==> flow/design.v <==
`timescale 1ns/1ns
module parallelport (
    input clk_i,
    input rst_i,
    input [0:0] adr_i,
    input stb_i,
    input we_i,
    input [3:0] sel_i,
    input [31:0] dat_i,
    output reg [31:0] dat_o,
    output ack_o,
    output reg [31:0] parallel_o,
    input [31:0] parallel_i
);
assign ack_o = stb_i;
always @(*) begin
    if (adr_i[0]) dat_o = parallel_i;  
    else dat_o = parallel_o;           
end
always @(posedge(clk_i), posedge(rst_i)) begin
    if (rst_i) parallel_o <= 32'h00000000;
    else if (clk_i) begin  
        if (stb_i && we_i) begin
            if (sel_i[0])
                parallel_o[7:0] <= dat_i[7:0];
            if (sel_i[1])
                parallel_o[15:8] <= dat_i[15:8];
            if (sel_i[2])
                parallel_o[23:16] <= dat_i[23:16];
            if (sel_i[3])
                parallel_o[31:24] <= dat_i[31:24];
        end
    end
end
endmodule
---- Reports on parallelport ----
Tool output for the design above, in the order of the flow.
Line numbers count from 1 in the design file above.
The mark -- stands for no value.
inputs
  top module .............................. parallelport
  clock port .............................. clk_i
  library ................................. sky130hd
  library corner .......................... tt_025C_1v80

---- After elaboration ----
Counts by Yosys on the flattened word-level netlist (proc, flatten, opt, wreduce; memories kept). Register bits leave out memories and registers merged into their read ports (data or address); mux counts leave out enables and synchronous resets folded into registers. Print and check cells are left out. Cells with the same type and inputs are merged into one.
operators by class
  mux-type cells .......................... 1
  reduce/logical cells .................... 5
operators with widths
  operator             number
  two-way mux 32 bit   1
  AND reduction 2 bit  4
  logical AND 1 bit    1
storage and ports
  bits in registers ....................... 32
  bits of input ports ..................... 73
  output and inout bits ................... 65
  elaborated cells ........................ 10

---- Depth ----
Yosys ltp: most cells in a row. Word level: on the elaborated netlist, between registers, memories and ports. Mapped: between sequential cells and ports; inverters and the memories' decode and read muxes count.
depth
  word-level depth ........................ 2
  ABC_AREA ................................ 0
  mapped depth ............................ 3
  gate-level depth less buffers ........... 2

---- Mapped cells and area ----
The flow's flattened synthesis, as Yosys stat reports it; memories are mapped. The netlist is that of the ABC_AREA named above (0 if unset); the other value can give another one.
The area totals of this step are shown rounded.
synthesis totals
  cell count .............................. 106
  cell area after synthesis ............... 1600 um^2
  sequential area ......................... 800 um^2
  flip-flops .............................. 32
  buffers ................................. 5
cells by type
  cell type                  number  total area (um^2)
  sky130_fd_sc_hd__dfrtp_1   32      800.768
  sky130_fd_sc_hd__mux2_2    62      698.17
  sky130_fd_sc_hd__nand3_2   4       40.038
  sky130_fd_sc_hd__mux2_1    2       22.522
  sky130_fd_sc_hd__buf_2     3       15.014
  sky130_fd_sc_hd__buf_4     1       7.507
  sky130_fd_sc_hd__clkbuf_2  1       5.005
  sky130_fd_sc_hd__inv_1     1       3.754

---- Path before layout ----
Source: OpenSTA report_checks on the synthesized netlist (no wires, ideal clock, input and output delay 20% of the period each), path of least setup slack; recovery checks are left aside. Register names are those of the netlist, which keeps one name where synthesis merged equal registers.
timing post-synthesis
  path kind ............................... in2out
  from .................................... input adr_i[0]
  to ...................................... output dat_o[3]
  period .................................. 2300 ps
  input delay ............................. 460 ps
  output delay ............................ 460 ps
  time at the first pin ................... 460 ps
  arrival ................................. 1165 ps
  data required time ...................... 1840 ps
  path slack .............................. 675 ps
  path delay .............................. 705 ps
  stages on the path ...................... 3
  buffers on the path ..................... 2
  synthesis period reached ................ 1625 ps
"path delay" is the arrival time less input delay plus setup time.
At an output port there is no setup time.
"stages on the path" counts driving pins, that of a launching flip-flop among them; a cell with two outputs on the path counts twice.
"synthesis period reached" is the clock period less the worst setup slack; recovery checks do not enter. This is arithmetic on one report: input and output delays are still those of the set period (20% each).
Between the ends stands the longest chain of elaborated cells between them, by number of cells; it is not shown to be the way that was timed. Of several equally long chains one is given.
A line is the first line of the expression or statement that the cell stems from. Yosys adds cells for indexed reads and writes and turns some case tables into memories.
between the ends, post-synthesis
  cells stage by stage .................... sky130_fd_sc_hd__clkbuf_2 > sky130_fd_sc_hd__buf_2 > sky130_fd_sc_hd__mux2_1
  length of the longest elaborated chain .. 1
  elaborated cells on any way between the ends .. 1
  RTL lines with such cells ............... 1
  classes of those cells .................. mux (1)
ends and longest elaborated chain, post-synthesis
  item                RTL line  RTL
  start, declared     5         input [0:0] adr_i,
  two-way mux 32 bit  17        if (adr_i[0]) dat_o = parallel_i;
  end, declared       10        output reg [31:0] dat_o,

---- Timing after layout ----
Path of least setup slack in the final report of stored run 2 (OpenROAD, finished layout, wires in). Where an end is a register, its clock arrival counts in the times.
The report prints the path's times to 10 ps; the period is as set.
timing after layout
  path kind ............................... reg2out
  from .................................... register parallel_o[24]
  to ...................................... output dat_o[24]
  period .................................. 1290 ps
  output delay ............................ 260 ps
  time at the first pin ................... 280 ps
  arrival ................................. 1190 ps
  data required time ...................... 1030 ps
  path slack .............................. -160 ps
  stages on the path ...................... 4
  buffers on the path ..................... 2
Between the ends stands the longest chain of elaborated cells between them, by number of cells; it is not shown to be the way that was timed. Of several equally long chains one is given.
between the ends, after layout
  cells stage by stage .................... sky130_fd_sc_hd__dfrtp_1 > sky130_fd_sc_hd__buf_6 > sky130_fd_sc_hd__mux2_4 > sky130_fd_sc_hd__buf_6
  length of the longest elaborated chain .. 1
  elaborated cells on any way between the ends .. 1
  RTL lines with such cells ............... 1
  classes of those cells .................. mux (1)
ends and longest elaborated chain, after layout
  item                RTL line  RTL
  start, declared     12        output reg [31:0] parallel_o,
  start, assigned     21        if (rst_i) parallel_o <= 32'h00000000;
  start, assigned     31        parallel_o[31:24] <= dat_i[31:24];
  two-way mux 32 bit  17        if (adr_i[0]) dat_o = parallel_i;
  end, declared       10        output reg [31:0] dat_o,

## Implementation results

Below are 2 stored runs of the flow (Yosys, OpenROAD; platform sky130hd) on parallelport, each with its settings and what was measured, unordered. Constraints: input delay and output delay 20% of the set period each, output load 0.01 pF.
"period reached": clock period set for the run, less the worst setup slack. It is reckoned from that one timing run; input and output delays stay at 20% of the period that was set.
"critical setup path time" means the part of the period allowed to the worst setup path (the constraints hold back 20% at inputs and 20% at outputs) less its slack; where the path has registers, the arrival times of their clocks count too.
By "power consumption" is meant OpenSTA's value without simulated activity: inputs other than the clock are taken to toggle once in ten clock periods, and the tool carries that through the logic.
"critical setup path time" is given in steps of 10 ps.
The measured numbers are rounded.

======== stored run 1 ========
==> flow/run.sh <==
#!/bin/bash
# the make line also repeats the synthesis and layout settings of config.mk as NAME=value (left out here)
make -C /OpenROAD-flow-scripts/flow DESIGN_CONFIG=/design/flow/config.mk WORK_HOME=/design/flow/orfs CLKGATE_MAP_FILE= finish
==> flow/config.mk <==
export PLATFORM = sky130hd
export DESIGN_NAME = parallelport
export DESIGN_NICKNAME = parallelport
export VERILOG_FILES = /design/flow/design.v
export SDC_FILE = /design/flow/constraint.sdc
export NUM_CORES = 4
export LEC_CHECK = 0
export CAP_MARGIN = 20
export CELL_PAD_IN_SITES_DETAIL_PLACEMENT = 0
export CORE_ASPECT_RATIO = 1.17
export CORE_MARGIN = 2
export CORE_UTILIZATION = 38
export CTS_CLUSTER_DIAMETER = 274
export GPL_TIMING_DRIVEN = 1
export MAX_ROUTING_LAYER = met5
export PLACE_DENSITY_LB_ADDON = 0.2
export SETUP_SLACK_MARGIN = 0.33
export SLEW_MARGIN = 25
==> flow/constraint.sdc <==
create_clock -name core_clock -period 1.3 [get_ports {clk_i}]
set_input_delay 0.2600 -clock core_clock [delete_from_list [all_inputs] [get_ports {clk_i}]]
set_output_delay 0.2600 -clock core_clock [all_outputs]
set_load 0.01 [all_outputs]

-------- stored run 1 --------
  stopped before the end: routing reported DPL-0038

======== stored run 2 ========
==> flow/run.sh <==
#!/bin/bash
# the make line also repeats the synthesis and layout settings of config.mk as NAME=value (left out here)
make -C /OpenROAD-flow-scripts/flow DESIGN_CONFIG=/design/flow/config.mk WORK_HOME=/design/flow/orfs CLKGATE_MAP_FILE= finish
==> flow/config.mk <==
export PLATFORM = sky130hd
export DESIGN_NAME = parallelport
export DESIGN_NICKNAME = parallelport
export VERILOG_FILES = /design/flow/design.v
export SDC_FILE = /design/flow/constraint.sdc
export NUM_CORES = 4
export LEC_CHECK = 0
export CAP_MARGIN = 20
export CORE_MARGIN = 2
export CORE_UTILIZATION = 40
export SLEW_MARGIN = 20
==> flow/constraint.sdc <==
create_clock -name core_clock -period 1.29 [get_ports {clk_i}]
set_input_delay 0.2580 -clock core_clock [delete_from_list [all_inputs] [get_ports {clk_i}]]
set_output_delay 0.2580 -clock core_clock [all_outputs]
set_load 0.01 [all_outputs]

-------- measured, stored run 2 --------
  utilization after layout ................ 93%
  period reached .......................... 1448 ps
  power consumption ....................... 4.0 mW
  worst slack on setup checks ............. -160 ps
  critical setup path time ................ 1190 ps
  worst path kind ......................... reg2out
  die area ................................ 4500 um^2
  total negative slack on setup checks .... -1600 ps
  standard-cell area of the final layout .. 3500 um^2
  post-synthesis cell area ................ 1600 um^2

==> flow/design.v <==
`timescale 1ns/1ns
module template (
    input clk_i,
    input rst_i,
    input stb_i,
    input we_i,
    input [31:2] adr_i,
    input [3:0] sel_i,
    input [31:0] dat_i,
    output reg [31:0] dat_o,
    output reg ack_o
);
always @(*) begin
    ack_o = 1'bx;
    if (stb_i) begin  
        ack_o = 1'b1;
    end
end
reg [31:0] registerInput;
wire [31:0] registerOutputs [3-1:0];  
reg [1:0] registerStatus [3-1:0];  
reg [$clog2(3+1)-1:0] regSelect;
integer i;
always @(*) begin
    regSelect = adr_i[$clog2(3+1)+1:2];  
    for (i = 0; i < 3; i = i+1 ) begin  
        dat_o = 32'hxxxxxxxx;
        registerStatus[i] = 2'b00;
        registerInput = 32'hxxxxxxxx;
    end
    if (stb_i && !we_i) begin  
        dat_o = registerOutputs[regSelect];
        registerStatus[regSelect] = 2'b10;
    end
    else if (stb_i && we_i) begin  
        registerInput[31:24] = sel_i[3] ? dat_i[31:24] : registerOutputs[regSelect][31:24];
        registerInput[23:16] = sel_i[2] ? dat_i[23:16] : registerOutputs[regSelect][23:16];
        registerInput[15:8]  = sel_i[1] ? dat_i[15:8]  : registerOutputs[regSelect][15:8];
        registerInput[7:0]   = sel_i[0] ? dat_i[7:0]   : registerOutputs[regSelect][7:0];
        registerStatus[regSelect] = 2'b01;
    end
end
reg [31:0] reg1;
always @(posedge(clk_i),posedge(rst_i)) begin
    if (rst_i) reg1 <= 32'h12345678;
    else if (clk_i) begin
        if (registerStatus[0] == 2'b01) reg1 <= registerInput;  
    end
end
assign registerOutputs[0] = reg1;  
reg [31:0] reg2;
always @(posedge(clk_i),posedge(rst_i)) begin
    if (rst_i) reg2 <= 32'h03051996;
    else if (clk_i) begin
        if (registerStatus[1] == 2'b01) reg2 <= registerInput;
    end
end
assign registerOutputs[1] = reg2;
reg [31:0] reg3;
always @(posedge(clk_i),posedge(rst_i)) begin
    if (rst_i) reg3 <= 32'hDEADDEAD;
    else if (clk_i) begin
        if (registerStatus[2] == 2'b01) reg3 <= registerInput;
    end
end
assign registerOutputs[2] = reg3;
endmodule
Tool chain data of template. Tool output for the design above, in the order of the flow. Line numbers count from 1 in the design file above. Operators: Yosys type, input widths -> output width; for muxes data width and select width s. Library cell names are shortened. A cell with n/a has no value.

Design top: template. Clock: clk_i. Standard-cell library: sky130hd. Corner: tt_025C_1v80.

Word-level counts. Yosys after proc, flatten, opt, wreduce and memory -nomap, before mapping. Print and check cells are not counted. Equal cells are merged and count once.

For output and inout bits the number is 33. The entry for bits of input ports reads 70. Cells after elaboration: 36. The entry for register bits reads 96.

Under multiplexer cells stands 24. Reductions and logical operators: 4. The figure for equality and inequality tests is 5.

Operators by type and width (number): $pmux 32 s3 (1); $mux 32 (2); $mux 8 (8); $mux 2 (7); $eq 2x1->1 const B (4); $mux 1 (6); $logic_and 1x1->1 (2); $eq 2x2->1 const B (1); $logic_not 2->1 (1); $logic_not 1->1 (1).

Depth. Yosys ltp: most cells in a row. Word level: on the elaborated netlist, between registers, memories and ports. Mapped: between sequential cells and ports; inverters and the memories' decode and read muxes count.

Word-level depth: 5. Under ABC_AREA stands 0. The entry for mapped depth reads 7. Gate-level depth less buffers: 5.

Netlist. The flow's flattened synthesis, as Yosys stat reports it; memories are mapped. The netlist is that of the ABC_AREA named above (0 if unset); the other value can give another one.

Cells by type: dfrtp_1 (number 50, total area 1251.2 um^2); dfstp_2 (number 46, total area 1.21E+03 um^2); a221oi_2 (number 29, total area 435.418 um^2); mux2_2 (number 32, total area 360.346 um^2); nand2_1 (number 96, total area 360.346 um^2); o21ai_0 (number 68, total area 340.326 um^2); a22o_1 (number 32, total area 280.269 um^2); nor3b_1 (number 29, total area 217.709 um^2); o21ai_1 (number 28, total area 140.134 um^2); clkbuf_1 (number 24, total area 90.086 um^2); buf_2 (number 17, total area 85.082 um^2); ha_1 (number 3, total area 37.536 um^2); buf_6 (number 3, total area 33.782 um^2); a222oi_1 (number 3, total area 30.029 um^2); nor2b_1 (number 4, total area 25.024 um^2); nand3_1 (number 3, total area 15.014 um^2); inv_1 (number 3, total area 11.261 um^2); buf_4 (number 1, total area 7.507 um^2).

Not listed: further types 2, cells in them 3.

For cells in the netlist the number is 474. Flip-flops: 96. The figure for mapped area is 4941.0 um^2. For buffers the number is 45.

Timing after synthesis. Path of least setup slack by OpenSTA after synthesis, without wires, with an ideal clock, recovery checks aside; 20% of the period is set as input and as output delay. Where synthesis merged equal registers, the netlist keeps one of their names.

Kind: in2out. Start: input port adr_i[2]. End: output port dat_o[0]. The entry for data required time reads 1912 ps. The figure for path delay is 1082 ps. For path buffers the number is 2. Under input delay stands 478 ps. The entry for time at the first pin reads 478 ps. The figure for stages on the path is 5. For period the number is 2390 ps. The entry for setup slack reads 352 ps. The entry for external output delay reads 478 ps. The figure for arrival time is 1560 ps. Under synthesis period reached stands 2038 ps.

"path delay" is the arrival time less input delay plus setup time. A path that ends at an output port has no setup time. "stages on the path": output pins that drive a net of the path, with the launching flip-flop's if there is one; two outputs of one cell count as two. "synthesis period reached" is the clock period less the worst setup slack; recovery checks do not enter. This is arithmetic on one report: input and output delays are still those of the set period (20% each). Between the ends stands the longest chain of elaborated cells between them, by number of cells; it is not shown to be the way that was timed. Of several equally long chains one is given. A line is the first line of the expression or statement that the cell stems from. Yosys adds cells for indexed reads and writes and turns some case tables into memories.

Cells stage by stage: inv_1 > ha_1 > buf_2 > buf_2 > mux2_2. Cells in the longest elaborated chain: 3.

RTL lines, path after synthesis: from (decl) (RTL line 7) `input [31:2] adr_i,`; $eq 2x2->1 (RTL line 32) `dat_o = registerOutputs[regSelect];`; $pmux 32 s3 (RTL line 32); $mux 32 (RTL line 31) `if (stb_i && !we_i) begin`; to (decl) (RTL line 10) `output reg [31:0] dat_o,`.

Worst path after layout. Path of least setup slack in the final report of stored run 2 (OpenROAD, finished layout, wires in). Where an end is a register, its clock arrival counts in the times. The path's times are printed in steps of 10 ps; the period is the one set.

Kind: in2out. Start: input port adr_i[3]. End: output port dat_o[8]. Under input delay stands 390 ps. The figure for stages on the path is 7. For period the number is 1950 ps. For path buffers the number is 4. The entry for setup slack reads -10 ps. The figure for arrival time is 1570 ps. The entry for external output delay reads 390 ps. The entry for time at the first pin reads 390 ps. The entry for data required time reads 1560 ps.

Between the ends stands the longest chain of elaborated cells between them, by number of cells; it is not shown to be the way that was timed. Of several equally long chains one is given.

Cells stage by stage: buf_6 > inv_4 > ha_4 > buf_12 > buf_12 > mux2_2 > buf_6. Cells in the longest elaborated chain: 3.

RTL lines, path post-layout: from (decl) (RTL line 7) `input [31:2] adr_i,`; $eq 2x2->1 (RTL line 32) `dat_o = registerOutputs[regSelect];`; $pmux 32 s3 (RTL line 32); $mux 32 (RTL line 31) `if (stb_i && !we_i) begin`; to (decl) (RTL line 10) `output reg [31:0] dat_o,`.

FLOW RESULTS
============

Design template on sky130hd. What follows are 2 stored runs of the flow, each under its own settings; their order means nothing. The constraints put input and output delay at 20% of the set period each and load the outputs with 0.01 pF. "total power after layout" is the tool's figure for a default switching activity; nothing was simulated.

Files of stored run 1:
==> flow/run.sh <==
#!/bin/bash
# the make line also repeats the synthesis and layout settings of config.mk as NAME=value (left out here)
make -C /OpenROAD-flow-scripts/flow DESIGN_CONFIG=/design/flow/config.mk WORK_HOME=/design/flow/orfs CLKGATE_MAP_FILE= finish
==> flow/config.mk <==
export PLATFORM = sky130hd
export DESIGN_NAME = template
export DESIGN_NICKNAME = template
export VERILOG_FILES = /design/flow/design.v
export SDC_FILE = /design/flow/constraint.sdc
export NUM_CORES = 4
export LEC_CHECK = 0
export CAP_MARGIN = 20
export CELL_PAD_IN_SITES_GLOBAL_PLACEMENT = 3
export CORE_ASPECT_RATIO = 1.11
export CORE_MARGIN = 2
export CORE_UTILIZATION = 45
export MAX_ROUTING_LAYER = met5
export PLACE_DENSITY_LB_ADDON = 0.04
export SETUP_SLACK_MARGIN = -0.03
export SLEW_MARGIN = 15
==> flow/constraint.sdc <==
create_clock -name core_clock -period 1.58 [get_ports {clk_i}]
set_input_delay 0.3160 -clock core_clock [delete_from_list [all_inputs] [get_ports {clk_i}]]
set_output_delay 0.3160 -clock core_clock [all_outputs]
set_load 0.01 [all_outputs]

Outcome of stored run 1: incomplete, placement halted on FLW-0024.

Files of stored run 2:
==> flow/run.sh <==
#!/bin/bash
# the make line also repeats the synthesis and layout settings of config.mk as NAME=value (left out here)
make -C /OpenROAD-flow-scripts/flow DESIGN_CONFIG=/design/flow/config.mk WORK_HOME=/design/flow/orfs CLKGATE_MAP_FILE= finish
==> flow/config.mk <==
export PLATFORM = sky130hd
export DESIGN_NAME = template
export DESIGN_NICKNAME = template
export VERILOG_FILES = /design/flow/design.v
export SDC_FILE = /design/flow/constraint.sdc
export NUM_CORES = 4
export LEC_CHECK = 0
export CAP_MARGIN = 20
export CORE_MARGIN = 2
export CORE_UTILIZATION = 40
export SETUP_SLACK_MARGIN = -0.02
export SLEW_MARGIN = 20
==> flow/constraint.sdc <==
create_clock -name core_clock -period 1.95 [get_ports {clk_i}]
set_input_delay 0.3900 -clock core_clock [delete_from_list [all_inputs] [get_ports {clk_i}]]
set_output_delay 0.3900 -clock core_clock [all_outputs]
set_load 0.01 [all_outputs]

Results of stored run 2. The measured mapped cell area after synthesis is 4941.0 um^2. The area of the die is 13257.2 um^2. The final design utilization stands at 57.6%. The smallest setup slack reads -9 ps. The measured total power after layout is 6231 uW.

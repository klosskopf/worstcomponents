==> flow/design.v <==
`timescale 1ns/1ns
module mram (
    input clk_i,
    input rst_i,
    input stb_i,
    input we_i,
    input [3:0] sel_i,
    input [31:0] dat_i,
    output [31:0] dat_o,
    input [29:0] adr_i,
    output reg ack_o,
    output reg spiCs_o,
    output reg spiClk_o,
    output reg spiMosi_o,
    input spiMiso_i
);
parameter SPISPED = 2;
parameter ADDRESSBITS = 16;
reg [5:0] nextBitNr; 
always @(*) begin
    if (we_i) begin
        case (sel_i)
            4'b1111: nextBitNr = 6'd32;  
            4'b0011,4'b1100: nextBitNr = 6'd16;  
            4'b0001,4'b0010,4'b0100,4'b1000: nextBitNr = 6'd8;  
            default: nextBitNr = 6'dx;  
        endcase
    end
    else begin
        nextBitNr = 6'd32;  
    end
end
reg [ADDRESSBITS-1:0] nextAddress;
always @(*) begin
    if (we_i) begin
        case (sel_i)  
            4'b1111,4'b0011,4'b0001: nextAddress = {adr_i[ADDRESSBITS-3:0],2'b00};  
            4'b0010: nextAddress = {adr_i[ADDRESSBITS-3:0],2'b01};  
            4'b0100,4'b1100: nextAddress = {adr_i[ADDRESSBITS-3:0],2'b10};  
            4'b1000: nextAddress = {adr_i[ADDRESSBITS-3:0],2'b11};  
            default: nextAddress = {ADDRESSBITS{1'bx}};  
        endcase
    end
    else begin
        nextAddress = {adr_i[ADDRESSBITS-3:0],2'b00};  
    end
end
reg [31:0] nextDataIn;
always @(*) begin
    case (sel_i)  
        4'b1111,4'b0011,4'b0001: nextDataIn = {dat_i[7:0],dat_i[15:8],dat_i[23:16],dat_i[31:24]};  
        4'b0010: nextDataIn = {dat_i[15:8],24'hxxxxxx};  
        4'b0100,4'b1100: nextDataIn = {dat_i[23:16],dat_i[31:24],16'hxxxx};  
        4'b1000: nextDataIn = {dat_i[31:24],24'hxxxxxx};  
        default: nextDataIn = 32'hxxxxxxxx;
    endcase
end
reg [ADDRESSBITS-1:0] address;
reg [31:0] dataIn;
reg [5:0] bitNr;
always @(posedge(clk_i)) begin
    if (clk_i) begin
        if (stb_i) begin
            address <= nextAddress;
            dataIn <= nextDataIn;
            bitNr <= nextBitNr;
        end
    end
end
reg [7:0] state;
reg [7:0] oldState;
reg spiDone;
always @(posedge(clk_i), posedge(rst_i)) begin
    if (rst_i) begin
        state <= 0;
        oldState <= 0;
    end
    else if (clk_i) begin
        oldState <= state;  
        case (state)
            0: begin
                if (stb_i && we_i) state <= 2;  
                else if (stb_i && !we_i) state <= 1;
            end
            1: begin
                if (spiDone) state <= 0;  
            end
            2: begin
                if (spiDone) state <= 3;  
            end
            3: begin
                if (spiDone) state <= 0;  
            end
            default: state <= 0;
        endcase
    end
end
reg spiStart;  
always @(*) begin
    if (oldState != state) begin  
        case (state)
            1,2,3: spiStart = 1'b1;  
            default: spiStart = 1'b0;
        endcase
    end
    else spiStart = 1'b0;
end
always @(*) begin
    ack_o = 1'b0;
    case (state)
        1,3: begin  
            if (spiDone) ack_o = 1'b1;  
        end                              
        default: ack_o = 1'b0;
    endcase
end
reg [ADDRESSBITS+39:0] spiPackage;  
always @(*) begin
    case (state)  
        1: spiPackage = {8'h03,address,32'hxxxxxxxx};  
        2: spiPackage = {8'h06,{(ADDRESSBITS+32){1'bx}}};  
        3: spiPackage = {8'h02,address,dataIn};  
        default: spiPackage = {ADDRESSBITS+40{1'bx}};  
    endcase
end
reg [6:0] spiPackageSize;  
always @(*) begin
    case (state)
        1: spiPackageSize = 7'd8 + ADDRESSBITS + bitNr;  
        2: spiPackageSize = 7'd8;  
        3: spiPackageSize = 7'd8 + ADDRESSBITS + bitNr;  
        default: spiPackageSize = 7'hx;
    endcase
end
reg [2:0] spiState;  
reg [6:0] spiCounter;  
reg spiClkEn;  
always @(posedge(rst_i), posedge(clk_i)) begin
    if (rst_i) begin 
        spiState <= 0;
    end
    else if (clk_i) begin
        case (spiState)
            0: begin
                if (spiStart) spiState <= 1;  
            end
            1: begin  
                if (spiClkEn && spiClk_o && (spiCounter == spiPackageSize)) spiState <= 2;
            end
            2: spiState <= 0;  
            default: spiState <= 0;
        endcase
    end
end
reg [7:0] spiClkCounter;  
always @(posedge(clk_i)) begin
    if (clk_i) begin
        case (spiState)
            0: spiClkCounter <= 8'h0;  
            1: begin
                if (spiClkCounter == SPISPED) spiClkCounter <= 8'h0;  
                else spiClkCounter <= spiClkCounter + 1'b1;
            end 
            default: spiClkCounter <= 8'hxx;  
        endcase
    end
end
always @(*) begin
    if ((spiState == 1) && (spiClkCounter == 8'h0)) spiClkEn = 1'b1;  
    else spiClkEn = 1'b0;
end
reg spiClk;  
always @(posedge(clk_i)) begin
    if (clk_i) begin
        if (spiState == 1) begin  
            if (spiClkEn) spiClk <= !spiClk; 
        end
        else spiClk <= 1'b1;  
    end
end
always @(*) begin  
    if (spiState == 1) spiClk_o = spiClk;
    else spiClk_o = 1'b1;
end
always @(posedge(clk_i)) begin
    if (clk_i) begin
        case (spiState)
            0: spiCounter <= 7'd0;  
            1: if (spiClkEn && spiClk_o) spiCounter <= spiCounter + 1'b1;  
            default: spiCounter <= 7'hx;
        endcase
    end
end
always @(*) begin
    if (spiState == 1) spiCs_o = 1'b0;
    else spiCs_o = 1'b1;
end
reg [ADDRESSBITS+39:0] mosiReg;
always @(posedge(clk_i)) begin
    if (clk_i) begin
        if (spiClkEn && spiClk_o) begin  
            if (spiCounter == 7'd0) mosiReg <= spiPackage;  
            else mosiReg <= {mosiReg[ADDRESSBITS+38:0],1'bx};  
        end
    end
end
always @(*) begin
    case (spiState)
        1: spiMosi_o = mosiReg[ADDRESSBITS+39];  
        default: spiMosi_o = 1'b0;
    endcase
end
reg [31:0] misoReg;  
always @(posedge(clk_i)) begin
    if (clk_i) begin
        if (spiClkEn && !spiClk_o) begin  
            misoReg <= {misoReg[30:0], spiMiso_i};
        end
    end
end
assign dat_o = {misoReg[7:0],misoReg[15:8],misoReg[23:16],misoReg[31:24]};  
always @(*) begin
    if (spiState == 2) spiDone = 1'b1;
    else spiDone = 1'b0;
end
endmodule
# ---- Tool chain data of mram
# Tool output for the design above, in the order of the flow.
# Line numbers count from 1 in the design file above.
# Operators: Yosys type, input widths -> output width; for muxes data width and select width s.
# Cell names lack the library's common part.
# Not given: -
dict set report inputs {
  design {mram}
  clock_port {clk_i}
  lib {sky130hd}
  corner {tt_025C_1v80}
}

# ---- Word-level counts
# Yosys after proc, flatten, opt, wreduce and memory -nomap, before mapping. Memory bits, and registers merged into a memory's read port (data or address), are not among the register bits. Print and check cells are not counted. Equal cells are merged and count once.
dict set report word_totals {
  wordCells 85
  output_inout_bits 36
  inputBits 71
  regBits 177
}
dict set report classes {
  addsub 3
  reduce_logical 21
  n_mux 28
  n_eq 21
}
# operator n
set ops {}
lappend ops {{$pmux 56 s3} 1}
lappend ops {{$pmux 32 s4} 1}
lappend ops {{$pmux 16 s4} 1}
lappend ops {{$mux 56} 1}
lappend ops {{$mux 8} 5}
lappend ops {{$pmux 7 s2} 2}
lappend ops {{$eq 8x2->1 const B} 3}
lappend ops {{$pmux 8 s3} 1}
lappend ops {{$pmux 6 s3} 1}
lappend ops {{$logic_not 8->1} 2}
lappend ops {{$pmux 8 s2} 1}
lappend ops {{$mux 16} 1}
lappend ops {{$eq 4x4->1 const B} 3}
lappend ops {{$mux 1} 9}
lappend ops {{$eq 4x2->1 const B} 2}
lappend ops {{$add 8x1->8 const B} 1}
lappend ops {{$eq 8x1->1 const B} 1}
lappend ops {{$ne 8x8->1} 1}
lappend ops {{$add 5x6->7 const A} 1}
lappend ops {{$add 7x1->7 const B} 1}
lappend ops {{$eq 7x7->1} 1}
lappend ops {{$logic_not 7->1} 1}
lappend ops {{$mux 7} 1}
lappend ops {{$logic_and 1x1->1} 6}
lappend ops {{$ne 2x2->1 const B} 3}
lappend ops {{$reduce_or 2->1} 3}
lappend ops {{$reduce_or 3->1} 2}
lappend ops {{$pmux 3 s2} 1}
# Not listed: further kinds 12, cells in them 16.

# ---- Depth
# Depth = most cells in a row (Yosys ltp): at word level without a register or memory, in the mapped netlist without a sequential cell, where the memories' decode and read muxes count.
dict set report depth {
  ltp_word 7
  abc_area 0
  depth_mapped 7
  depth_no_buf 6
}

# ---- After synthesis
# Yosys stat after the flow's synthesis: flattened, memories mapped to cells. It holds for the ABC_AREA given above (unset counts as 0); a run with the other value may have another netlist.
# Totals and module areas in this step are rounded.
# cell n type_area_um2
set types {}
lappend types {edfxtp_1 143 4.29E+03}
lappend types {nand2_1 71 266.506}
lappend types {dfxtp_1 12 240.23}
lappend types {a22o_1 24 210.202}
lappend types {o21ai_0 35 175.168}
lappend types {dfrtp_1 6 150.144}
lappend types {and2_1 23 143.888}
lappend types {nor2_1 30 112.608}
lappend types {ha_1 6 75.072}
lappend types {a221o_1 7 70.067}
lappend types {clkbuf_1 17 63.811}
lappend types {xnor2_1 7 61.309}
lappend types {xor2_1 7 61.309}
lappend types {a21oi_1 12 60.058}
lappend types {inv_1 15 56.304}
lappend types {nand3_1 10 50.048}
lappend types {a22oi_1 6 45.043}
lappend types {dfstp_2 1 26.275}
# Not listed: further types 32, cells in them 59.
dict set report synth_totals {
  buf_cells 27
  flip_flops 162
  synth_area_um2 6574
  mapped_cells 491
  sequential_area_um2 4711
}

# ---- Path before layout
# Path of least setup slack by OpenSTA after synthesis, without wires, with an ideal clock, recovery checks aside; 20% of the period is set as input and as output delay. Where synthesis merged equal registers, the netlist keeps one of their names.
dict set report synth_path {
  path_kind {reg2reg}
  start {register spiClkCounter[2]}
  end {register mosiReg[0]}
  setup_time_ns 0.470
  launch_ns 0.000
  path_stages 4
  slack_ns 2.486
  t_arrival_ns 3.224
  required_time_ns 5.710
  path_buffers 0
  period_ns 6.18
  path_delay_ns 3.694
  period_less_setup_slack_ns 3.694
}
# "path_delay_ns" is the arrival time less input delay plus setup time.
# "path_stages" counts driving pins, that of a launching flip-flop among them; a cell with two outputs on the path counts twice.
# "period_less_setup_slack_ns" is the clock period less the worst setup slack; recovery checks do not enter. This is arithmetic on one report: input and output delays are still those of the set period (20% each).
# Between the ends stands the longest chain of elaborated cells between them, by number of cells; it is not shown to be the way that was timed. Of several equally long chains one is given.
# A line is the first line of the expression or statement that the cell stems from. Yosys adds cells for indexed reads and writes and turns some case tables into memories.
# At most two assigning lines are given for a register; there are more.
dict set report synth_via {
  path_cell_list {dfxtp_1 > nor4_4 > nand3_1 > nor2_1}
  elab_chain_cells 4
  cone_cells 4
  cone_classes {mux (1); reduce/logical (3)}
}
# element line_no
set synth_lines {}
lappend synth_lines {{start: declaration} 155} ;# reg [7:0] spiClkCounter;
lappend synth_lines {{start: assignment} 159} ;# 0: spiClkCounter <= 8'h0;
lappend synth_lines {{start: assignment} 162} ;# else spiClkCounter <= spiClkCounter + 1'b1;
lappend synth_lines {{$logic_not 8->1} 169} ;# if ((spiState == 1) && (spiClkCounter == 8'h0)) spiClkEn = 1'b1;
lappend synth_lines {{$logic_and 1x1->1} 169}
lappend synth_lines {{$mux 1} 169}
lappend synth_lines {{$logic_and 1x1->1} 201} ;# if (spiClkEn && spiClk_o) begin
lappend synth_lines {{end: assignment} 202} ;# if (spiCounter == 7'd0) mosiReg <= spiPackage;
lappend synth_lines {{end: assignment} 203} ;# else mosiReg <= {mosiReg[ADDRESSBITS+38:0],1'bx};
lappend synth_lines {{end: declaration} 198} ;# reg [ADDRESSBITS+39:0] mosiReg;

# ---- Worst path after layout
# Path of least setup slack in the final report of flow run A (OpenROAD, finished layout, wires in). Where an end is a register, its clock arrival counts in the times.
dict set report layout_path {
  path_kind {in2reg}
  start {input sel_i[2]}
  end {register dataIn[26]}
  t_arrival_ns 3.66
  path_stages 4
  input_delay_ns 1.49
  setup_time_ns 0.25
  slack_ns 3.99
  required_time_ns 7.65
  path_buffers 1
  launch_ns 1.49
  period_ns 7.46
}
# Between the ends stands the longest chain of elaborated cells between them, by number of cells; it is not shown to be the way that was timed. Of several equally long chains one is given.
dict set report layout_via {
  path_cell_list {clkdlybuf4s50_1 > nor3_1 > or3_1 > a221o_1}
  elab_chain_cells 3
  cone_cells 10
  cone_classes {eq/ne (7); mux (1); reduce/logical (2)}
}
# element line_no
set layout_lines {}
lappend layout_lines {{start: declaration} 7} ;# input [3:0] sel_i,
lappend layout_lines {{$eq 4x3->1} 50} ;# case (sel_i)
lappend layout_lines {{$reduce_or 2->1} 50}
lappend layout_lines {{$pmux 32 s4} 50}
lappend layout_lines {{end: assignment} 65} ;# dataIn <= nextDataIn;
lappend layout_lines {{end: declaration} 59} ;# reg [31:0] dataIn;

; Flow measurements of mram on sky130hd: 2 stored runs with different settings, listed in no order. Input and output delays are each 20% of the period that was set; the output load is 0.01 pF.
; By "power_uw" is meant OpenSTA's value without simulated activity: inputs other than the clock are taken to toggle once in ten clock periods, and the tool carries that through the logic.
; Values from the reports are rounded here.

[flow run A: settings]
period_ns = 7.46
CORE_UTILIZATION = 18
SETUP_SLACK_MARGIN = -0.55
PLACE_DENSITY = 0.71
CORE_ASPECT_RATIO = 1.6
CELL_PAD_IN_SITES_DETAIL_PLACEMENT = 1
TNS_END_PERCENT = 55
GPL_ROUTABILITY_DRIVEN = 1
CTS_CLUSTER_SIZE = 36
CTS_CLUSTER_DIAMETER = 62
SLEW_MARGIN = 25
MIN_ROUTING_LAYER = met1
CAP_MARGIN = 20
CORE_MARGIN = 2
[flow run A: results]
ys_area_um2 = 6574
final_die_area_um2 = 38110
finish.stdcell_area_um2 = 8591
finalUtil_frac = 0.239
worstSetupSlack_ns = 3.986
fin_tns_ns = 0.000
final_hold_ws_ns = 0.444
power_uw = 2046

[flow run B: settings]
period_ns = 5.76
CORE_UTILIZATION = 21
PLACE_DENSITY_LB_ADDON = 0.0
CORE_ASPECT_RATIO = 0.86
CELL_PAD_IN_SITES_DETAIL_PLACEMENT = 0
ABC_AREA = 1
GPL_TIMING_DRIVEN = 1
MAX_ROUTING_LAYER = met4
CAP_MARGIN = 20
CORE_MARGIN = 2
SLEW_MARGIN = 20
[flow run B: results]
ys_area_um2 = 6663
final_die_area_um2 = 33170
finish.stdcell_area_um2 = 8586
finalUtil_frac = 0.275
worstSetupSlack_ns = 2.649
fin_tns_ns = 0.000
final_hold_ws_ns = 0.452
power_uw = 2653
